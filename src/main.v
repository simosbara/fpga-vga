==> flow/design.v <==
module main (
    input sys_clk,               
    output wire hsync,            
    output wire vsync,             
    output wire red,
    output wire green,
    output wire blue
);
reg [9:0] line_counter = 0;
reg [9:0] lines = 0;
localparam [9:0] width = 10'd540;
localparam [9:0] height = 10'd600;
localparam [9:0] h1 = 10'd200;
localparam [9:0] h2 = 10'd400;
localparam [9:0] h3 = height;
assign hsync = (line_counter < 10'd567) | (line_counter > 10'd653);
assign vsync = (lines < 10'd601) | (lines > 10'd605);
assign red = (lines < h1) & (line_counter < width);
assign green = (lines >= h1 & lines < h2) & (line_counter < width);
assign blue = (lines >= h2 & lines < h3) & (line_counter < width);
always @(posedge sys_clk) begin
    if (line_counter == 10'd712) begin
        line_counter <= 0;
        lines <= lines + 1;
        if(lines == 10'd628)
            lines <= 0;
    end
    else
        line_counter <= line_counter + 1;
end
endmodule
### Step by step through the tools: main

What the tools print for main, step after step.
Line numbers count from 1 in the design file above.
Library cell names are shortened.
A cell with - has no value.

| set-up | value |
|---|---|
| design top | main |
| clock | sys_clk |
| library | sky130hd |
| library corner | tt_025C_1v80 |

### Elaborated design

Counts by Yosys on the flattened word-level netlist (proc, flatten, opt, wreduce; memories kept). Register bits leave out memories and registers merged into their read ports (data or address); mux counts leave out enables and synchronous resets folded into registers. Print and check cells are left out. Cells with the same type and inputs are merged into one.

| operators by class | value |
|---|---|
| equal/unequal tests | 2 |
| bitwise logic cells | 7 |
| $add $sub $neg | 2 |
| magnitude comparators | 10 |

Operators with widths:

| cell | number |
|---|---|
| < comparator 10 bit (second input constant) | 4 |
| adder 10 x 1 -> 10 bit (second input constant) | 2 |
| > comparator 10 bit (second input constant) | 2 |
| == test 10 bit (second input constant) | 2 |
| greater-or-equal comparator 10 x 8 -> 1 bit (second input constant) | 1 |
| < comparator 10 x 8 -> 1 bit (second input constant) | 1 |
| greater-or-equal comparator 10 x 9 -> 1 bit (second input constant) | 1 |
| < comparator 10 x 9 -> 1 bit (second input constant) | 1 |
| AND 1 bit | 5 |
| OR 1 bit | 2 |

| word-level totals | value |
|---|---|
| bits of input ports | 1 |
| elaborated cells | 23 |
| output and inout port bits | 5 |
| bits in registers | 20 |

### Logic depth

Depth = most cells in a row (Yosys ltp): at word level without a register or memory, in the mapped netlist without a sequential cell, where the memories' decode and read muxes count.

| depth | value |
|---|---|
| depth after elaboration | 3 |
| ABC_AREA | 0 |
| gate-level depth with buffers | 6 |
| mapped depth without buffers | 5 |

### Mapped cells and area

Source: synth_stat.txt of the flow (Yosys; design flattened, memories mapped). It holds for the ABC_AREA given above (unset counts as 0); a run with the other value may have another netlist.

Cells by type:

| type | number | total area (sq um) |
|---|---|---|
| edfxtp_1 | 10 | 300.288 |
| dfxtp_1 | 10 | 200.192 |
| ha_1 | 7 | 87.584 |
| xor2_1 | 7 | 61.309 |
| nand3_1 | 11 | 55.053 |
| nor2_1 | 12 | 45.043 |
| a21oi_1 | 8 | 40.038 |
| inv_1 | 7 | 26.275 |
| nand2_1 | 7 | 26.275 |
| xnor2_1 | 3 | 26.275 |
| o21ai_0 | 5 | 25.024 |
| nor3b_1 | 3 | 22.522 |
| or3_2 | 3 | 22.522 |
| nor4_4 | 1 | 21.27 |
| nor3_1 | 4 | 20.019 |
| a31oi_1 | 3 | 18.768 |
| or3_1 | 3 | 18.768 |
| nand4b_1 | 2 | 17.517 |

Other cell types: 17; their cells: 21.

| synthesis totals | value |
|---|---|
| flip-flops | 20 |
| buffers | 5 |
| standard cells after synthesis | 127 |
| sequential area | 500.5 sq um |
| mapped area | 1,187.4 sq um |

### Timing after synthesis

Source: OpenSTA report_checks on the synthesized netlist (no wires, ideal clock, input and output delay 20% of the period each), path of least setup slack; recovery checks are left aside. Register names are those of the netlist, which keeps one name where synthesis merged equal registers.

| path post-synthesis | value |
|---|---|
| path kind | register -> output |
| from | register lines[5] |
| to | output port red |
| path slack | 0.002 ns |
| stages on the path | 4 |
| period | 1.82 ns |
| arrival | 1.454 ns |
| launch time at the first pin | 0.000 ns |
| path buffers | 0 |
| delay of the path | 1.454 ns |
| required time | 1.456 ns |
| output delay | 0.364 ns |
| synthesis period reached | 1.818 ns |

"delay of the path" is the arrival time less input delay plus setup time.
At an output port there is no setup time.
"stages on the path" counts driving pins, that of a launching flip-flop among them; a cell with two outputs on the path counts twice.
"synthesis period reached" is the clock period less the worst setup slack; recovery checks do not enter. This is arithmetic on one report: input and output delays are still those of the set period (20% each).
Between the ends stands the longest chain of elaborated cells between them, by number of cells; it is not shown to be the way that was timed. Of several equally long chains one is given.
A line is the first line of the expression or statement that the cell stems from. Yosys adds cells for indexed reads and writes and turns some case tables into memories.

| between the ends, post-synthesis | value |
|---|---|
| path through | edfxtp_1 or3_2 a31oi_1 nor3b_1 |
| cells in the longest elaborated chain | 2 |
| elaborated cells on any way between the ends | 2 |
| RTL lines with such cells | 1 |
| those cells by class | compare (1); logic (1) |

Ends and longest elaborated chain, post-synthesis:

| what | line | source |
|---|---|---|
| from (decl) | 10 | `reg [9:0] lines = 0;` |
| from (assign) | 24 | `lines <= lines + 1;` |
| from (assign) | 26 | `lines <= 0;` |
| < comparator 10 x 8 -> 1 bit | 18 | `assign red = (lines < h1) & (line_counter < width);` |
| AND 1 bit | 18 |  |
| to (decl) | 5 | `output wire red,` |

### Path in the finished layout

Path of least setup slack in the final report of run A (OpenROAD, finished layout, wires in). Where an end is a register, its clock arrival counts in the times.

| path post-layout | value |
|---|---|
| path kind | register -> output |
| from | register lines[5] |
| to | output port red |
| period | 2.13 ns |
| path buffers | 2 |
| launch time at the first pin | 0.26 ns |
| required time | 1.70 ns |
| stages on the path | 6 |
| path slack | -0.06 ns |
| output delay | 0.43 ns |
| arrival | 1.76 ns |

Between the ends stands the longest chain of elaborated cells between them, by number of cells; it is not shown to be the way that was timed. Of several equally long chains one is given.

| between the ends, post-layout | value |
|---|---|
| path through | edfxtp_1 buf_4 or3_4 a31oi_4 nor3b_4 buf_2 |
| cells in the longest elaborated chain | 2 |
| elaborated cells on any way between the ends | 2 |
| RTL lines with such cells | 1 |
| those cells by class | compare (1); logic (1) |

Ends and longest elaborated chain, post-layout:

| what | line | source |
|---|---|---|
| from (decl) | 10 | `reg [9:0] lines = 0;` |
| from (assign) | 24 | `lines <= lines + 1;` |
| from (assign) | 26 | `lines <= 0;` |
| < comparator 10 x 8 -> 1 bit | 18 | `assign red = (lines < h1) & (line_counter < width);` |
| AND 1 bit | 18 |  |
| to (decl) | 5 | `output wire red,` |

FLOW RESULTS
============

Below are 2 stored runs of the flow (Yosys, OpenROAD; platform sky130hd) on main, each with its settings and what was measured, unordered. Constraints: input delay and output delay 20% of the set period each, output load 0.01 pF.
By "reached clock period" is meant the clock period of the run minus its worst setup slack. This is arithmetic on one report: input and output delays are still those of the set period (20% each).
By "time of the worst setup path" is meant the share of the clock period that the worst setup path is allowed (20% is reserved at inputs, 20% at outputs), minus its slack. Clock arrival times at its registers enter into it.
"total power after layout": no workload was simulated; the value follows from the tool's default switching activity.
A setting shown as -- is not set for that run.

| setting or result | run A | run B |
|---|---|---|
| period_ns | 2.13 | 2.75 |
| CORE_UTILIZATION | 31 | 59 |
| SETUP_SLACK_MARGIN | 0.55 | -0.03 |
| PLACE_DENSITY_LB_ADDON | 0.08 | 0.1 |
| CORE_ASPECT_RATIO | 0.53 | -- |
| CELL_PAD_IN_SITES_GLOBAL_PLACEMENT | 1 | -- |
| CELL_PAD_IN_SITES_DETAIL_PLACEMENT | 2 | -- |
| TNS_END_PERCENT | 20 | -- |
| ABC_AREA | 0 | 1 |
| CAP_MARGIN | 25 | 5 |
| MIN_ROUTING_LAYER | met1 | -- |
| MAX_ROUTING_LAYER | met5 | met5 |
| CORE_MARGIN | 2 | 2 |
| SLEW_MARGIN | 20 | 5 |
| synthesized cell area (sq um) | 1,187.4 | 1,297.5 |
| area inside the die boundary (sq um) | 4,366.4 | 2,590.3 |
| standard-cell area of the final layout (sq um) | 1,794.2 | 1,400.1 |
| post-route utilization (%) | 48.7 | 69.2 |
| setup slack of the critical path (ns) | -0.058 | 0.285 |
| setup total negative slack (ns) | -0.093 | 0.000 |
| lowest hold slack (ns) | 0.484 | 0.527 |
| total power after layout (mW) | 0.6948 | 0.4448 |
| reached clock period (ns) | 2.188 | 2.465 |
| time of the worst setup path (ns) | 1.76 | 1.92 |
| worst path kind | register -> output | register -> output |
